==> flow/design.v <==
module PE2 #(parameter  
                        DATA_WIDTH      =  12,
                        SRH_LENGTH      =  13
            )
            (
                weight_i        ,
                srh_bit_i       ,
                pix_sum_i       ,
                weight_sum_i    ,
                pix_sum_o       ,
                weight_sum_o    ,
                clk             ,
                rst_n
            );
    parameter   WEIGHT_WIDTH            =                   8                   ;
    parameter   WIN_SIZE                =    ((SRH_LENGTH + 1) / 2)**2          ; 
    parameter   WEIGHT_SUM_WIDTH        =    WEIGHT_WIDTH + $clog2(WIN_SIZE)    ; 
    parameter   PIX_SUM_WIDTH           =    WEIGHT_SUM_WIDTH + DATA_WIDTH      ; 
    input       [WEIGHT_WIDTH - 1           :0]             weight_i            ;
    input       [DATA_WIDTH - 1             :0]             srh_bit_i           ;
    input       [WEIGHT_SUM_WIDTH - 1       :0]             weight_sum_i        ;
    output      [WEIGHT_SUM_WIDTH - 1       :0]             weight_sum_o        ;
    input       [PIX_SUM_WIDTH - 1          :0]             pix_sum_i           ;
    output      [PIX_SUM_WIDTH - 1          :0]             pix_sum_o           ;
    input       clk                                                             ;
    input       rst_n                                                           ;
    reg         weight_sum_o                                                    ;
    reg         pix_sum_o                                                       ;
    always@(posedge clk or negedge rst_n)   begin
        if(!rst_n)
            weight_sum_o <= 0;
        else
            weight_sum_o <= weight_sum_i + weight_i;
    end
    always@(posedge clk or negedge rst_n)   begin
        if(!rst_n)
            pix_sum_o <= 0;
        else
            pix_sum_o <= pix_sum_i + weight_i * srh_bit_i;
    end 
endmodule
* Step by step through the tools: PE2
Tool output for the design above, in the order of the flow.
Line numbers count from 1 in the design file above.
Operators carry their Yosys type and port widths (W data, S select, Z words).
Library cell names are shortened.
A cell with n/a has no value.
- Top module :: PE2
- Clock input :: clk
- Cell library :: sky130hd
- Library corner :: tt_025C_1v80

* Word-level counts
Source: Yosys, flattened and elaborated, memories not mapped. Widths are those after wreduce; folded enables and synchronous resets count as part of the registers. Registers that Yosys merges into a memory's read port (data or address) are not register bits. Print and check cells do not count. Equal cells are merged and count once.
- Add/subtract/negate cells :: 2
- Multipliers :: 1
** Operator list (number)
- $mul A8 B12 Y20 :: 1
- $add A26 B20 Y26 :: 1
- $add A14 B8 Y14 :: 1
- Bits of input ports :: 62
- Elaborated cells :: 5
- Flip-flop bits (word level) :: 40

* Longest topological paths
Yosys ltp: most cells in a row. Word level: on the elaborated netlist, between registers, memories and ports. Mapped: between sequential cells and ports; inverters and the memories' decode and read muxes count.
- Word-level depth :: 2
- ABC_AREA :: 0
- Depth in mapped cells :: 18
- Gate-level depth less buffers :: 17

* After synthesis
Yosys stat after the flow's synthesis: flattened, memories mapped to cells. It holds for the ABC_AREA given above (unset counts as 0); a run with the other value may have another netlist.
Totals and module areas in this step are rounded.
- Flip-flops :: 40
- Sequential part of the area :: 1000 um^2
- Mapped cells :: 576
- Cell area after synthesis :: 5360 um^2
- Buffer cells :: 12
** Cell types
- fa_1 :: number 79, area in all 1.58E+03 um^2
- dfrtp_1 :: number 40, area in all 1000.96 um^2
- ha_1 :: number 53, area in all 663.136 um^2
- inv_1 :: number 136, area in all 510.49 um^2
- and2_1 :: number 60, area in all 375.36 um^2
- xnor2_1 :: number 23, area in all 201.443 um^2
- nand2_1 :: number 51, area in all 191.434 um^2
- xor2_1 :: number 10, area in all 87.584 um^2
- a21oi_1 :: number 16, area in all 80.077 um^2
- a21o_1 :: number 9, area in all 67.565 um^2
- nor2_1 :: number 14, area in all 52.55 um^2
- nand3_1 :: number 9, area in all 45.043 um^2
- o21ai_0 :: number 9, area in all 45.043 um^2
- nand2b_1 :: number 7, area in all 43.792 um^2
- clkbuf_1 :: number 10, area in all 37.536 um^2
- a31oi_1 :: number 5, area in all 31.28 um^2
- a21oi_2 :: number 3, area in all 26.275 um^2
- nor2b_1 :: number 4, area in all 25.024 um^2
Other cell types: 22; their cells: 38.

* Worst setup path after synthesis
Source: OpenSTA report_checks on the synthesized netlist (no wires, ideal clock, input and output delay 20% of the period each), path of least setup slack; recovery checks are left aside. Register names are those of the netlist, which keeps one name where synthesis merged equal registers.
- Path type :: in2reg
- From :: input weight_i[4]
- To :: register pix_sum_o[25]
- External input delay :: 1.864 ns
- Time at the first pin :: 1.864 ns
- Setup slack :: 3.453 ns
- Library setup time :: 0.128 ns
- Arrival time :: 5.740 ns
- Data required time :: 9.192 ns
- Path delay :: 4.004 ns
- Stages :: 16
- Period :: 9.32 ns
- Synthesis period reached :: 5.867 ns
"path delay" = arrival - input delay + setup time.
"stages": output pins that drive a net of the path, with the launching flip-flop's if there is one; two outputs of one cell count as two.
"synthesis period reached" is the clock period less the worst setup slack; recovery checks do not enter. This is arithmetic on one report: input and output delays are still those of the set period (20% each).
Between the ends stands the longest chain of elaborated cells between them, by number of cells; it is not shown to be the way that was timed. Of several equally long chains one is given.
A line is the first line of the expression or statement that the cell stems from. Yosys adds cells for indexed reads and writes and turns some case tables into memories.
- Cell sequence :: clkbuf_1 > nand2_1 > fa_1 > inv_1 > fa_1 > fa_1 > inv_1 > fa_1 > inv_1 > ha_1 > a21oi_1 > o211ai_1 > or3_1 > o211ai_2 > a21oi_1 > xor2_1
- Cells in the longest elaborated chain :: 2
- Elaborated cells between the ends (all ways) :: 2
- RTL lines with such cells :: 1
- Classes of those cells :: 1 x add/sub; 1 x mul
** RTL lines, path after synthesis
- start: declaration :: RTL line 19 : input       [WEIGHT_WIDTH - 1           :0]             weight_i            ;
- $mul A8 B12 Y20 :: RTL line 39 : pix_sum_o <= pix_sum_i + weight_i * srh_bit_i;
- $add A26 B20 Y26 :: RTL line 39
- end: assignment :: RTL line 37 : pix_sum_o <= 0;
- end: assignment :: RTL line 39
- end: declaration :: RTL line 24 : output      [PIX_SUM_WIDTH - 1          :0]             pix_sum_o           ;

* Timing after layout
From the final timing report of record 1: the path of least setup slack in the routed layout; clock arrival at registers is part of the times.
- Path type :: in2reg
- From :: input weight_i[6]
- To :: register pix_sum_o[25]
- Setup slack :: 3.04 ns
- Library setup time :: 0.12 ns
- External input delay :: 1.94 ns
- Stages :: 15
- Data required time :: 9.86 ns
- Time at the first pin :: 1.94 ns
- Period :: 9.7 ns
- Arrival time :: 6.82 ns
Between the ends stands the longest chain of elaborated cells between them, by number of cells; it is not shown to be the way that was timed. Of several equally long chains one is given.
- Cell sequence :: clkdlybuf4s50_1 > and2_1 > fa_1 > fa_1 > fa_1 > inv_1 > fa_1 > inv_1 > ha_1 > a21oi_1 > o211ai_1 > or3_1 > o211ai_2 > a21oi_1 > xor2_1
- Cells in the longest elaborated chain :: 2
- Elaborated cells between the ends (all ways) :: 2
- RTL lines with such cells :: 1
- Classes of those cells :: 1 x add/sub; 1 x mul
** RTL lines, path after layout
- start: declaration :: RTL line 19 : input       [WEIGHT_WIDTH - 1           :0]             weight_i            ;
- $mul A8 B12 Y20 :: RTL line 39 : pix_sum_o <= pix_sum_i + weight_i * srh_bit_i;
- $add A26 B20 Y26 :: RTL line 39
- end: assignment :: RTL line 37 : pix_sum_o <= 0;
- end: assignment :: RTL line 39
- end: declaration :: RTL line 24 : output      [PIX_SUM_WIDTH - 1          :0]             pix_sum_o           ;

Subject: flow runs of PE2

Hi,

Stored flow runs of PE2 (2 of them; Yosys, OpenROAD, sky130hd). They differ in their settings and are not a sequence. Constraints: input delay and output delay 20% of the set period each, output load 0.01 pF.
"clock period achieved" = clock period - worst setup slack. The figure is calculated, with input and output delays left at 20% of the set period.
By "worst path time" is meant the share of the clock period that the worst setup path is allowed (20% is reserved at inputs, 20% at outputs), minus its slack. Clock arrival times at its registers enter into it.
"power consumption": no workload was simulated; the value follows from the tool's default switching activity.
Results are given in rounded form.

* Record 1
** Files
==> flow/run.sh <==
#!/bin/bash
# the make line also repeats the synthesis and layout settings of config.mk as NAME=value (left out here)
make -C /OpenROAD-flow-scripts/flow DESIGN_CONFIG=/design/flow/config.mk WORK_HOME=/design/flow/orfs CLKGATE_MAP_FILE= finish
==> flow/config.mk <==
export PLATFORM = sky130hd
export DESIGN_NAME = PE2
export DESIGN_NICKNAME = PE2
export VERILOG_FILES = /design/flow/design.v
export SDC_FILE = /design/flow/constraint.sdc
export NUM_CORES = 4
export LEC_CHECK = 0
export CAP_MARGIN = 20
export CELL_PAD_IN_SITES_GLOBAL_PLACEMENT = 0
export CORE_MARGIN = 4
export CORE_UTILIZATION = 21
export SETUP_SLACK_MARGIN = 2.31
export SLEW_MARGIN = 40
export TNS_END_PERCENT = 65
==> flow/constraint.sdc <==
create_clock -name core_clock -period 9.7 [get_ports {clk}]
set_input_delay 1.9400 -clock core_clock [delete_from_list [all_inputs] [get_ports {clk}]]
set_output_delay 1.9400 -clock core_clock [all_outputs]
set_load 0.01 [all_outputs]
** Results
- Final setup TNS :: 0.000 ns
- Clock period achieved :: 6.656 ns
- Power consumption :: 1.58 mW
- Worst setup slack after layout :: 3.04 ns
- Worst path time :: 4.72 ns
- Type of the worst setup path :: in2reg
- Final design utilization :: 27.4%
- Die footprint :: 28,100 um^2
- Standard-cell area after layout :: 6,890 um^2
- Cell area after synthesis :: 5,360 um^2

* Record 2
** Files
==> flow/run.sh <==
#!/bin/bash
# the make line also repeats the synthesis and layout settings of config.mk as NAME=value (left out here)
make -C /OpenROAD-flow-scripts/flow DESIGN_CONFIG=/design/flow/config.mk WORK_HOME=/design/flow/orfs CLKGATE_MAP_FILE= finish
==> flow/config.mk <==
export PLATFORM = sky130hd
export DESIGN_NAME = PE2
export DESIGN_NICKNAME = PE2
export VERILOG_FILES = /design/flow/design.v
export SDC_FILE = /design/flow/constraint.sdc
export NUM_CORES = 4
export LEC_CHECK = 0
export CAP_MARGIN = 20
export CORE_MARGIN = 2
export CORE_UTILIZATION = 38
export CTS_CLUSTER_DIAMETER = 236
export GPL_ROUTABILITY_DRIVEN = 0
export PLACE_DENSITY = 0.36
export SLEW_MARGIN = 5
export TNS_END_PERCENT = 35
==> flow/constraint.sdc <==
create_clock -name core_clock -period 5.16 [get_ports {clk}]
set_input_delay 1.0320 -clock core_clock [delete_from_list [all_inputs] [get_ports {clk}]]
set_output_delay 1.0320 -clock core_clock [all_outputs]
set_load 0.01 [all_outputs]
** Results
- Final setup TNS :: 0.000 ns
- Clock period achieved :: 5.016 ns
- Power consumption :: 3.95 mW
- Worst setup slack after layout :: 0.144 ns
- Worst path time :: 3.98 ns
- Type of the worst setup path :: in2reg
- Final design utilization :: 55.1%
- Die footprint :: 15,100 um^2
- Standard-cell area after layout :: 7,620 um^2
- Cell area after synthesis :: 5,360 um^2

Regards
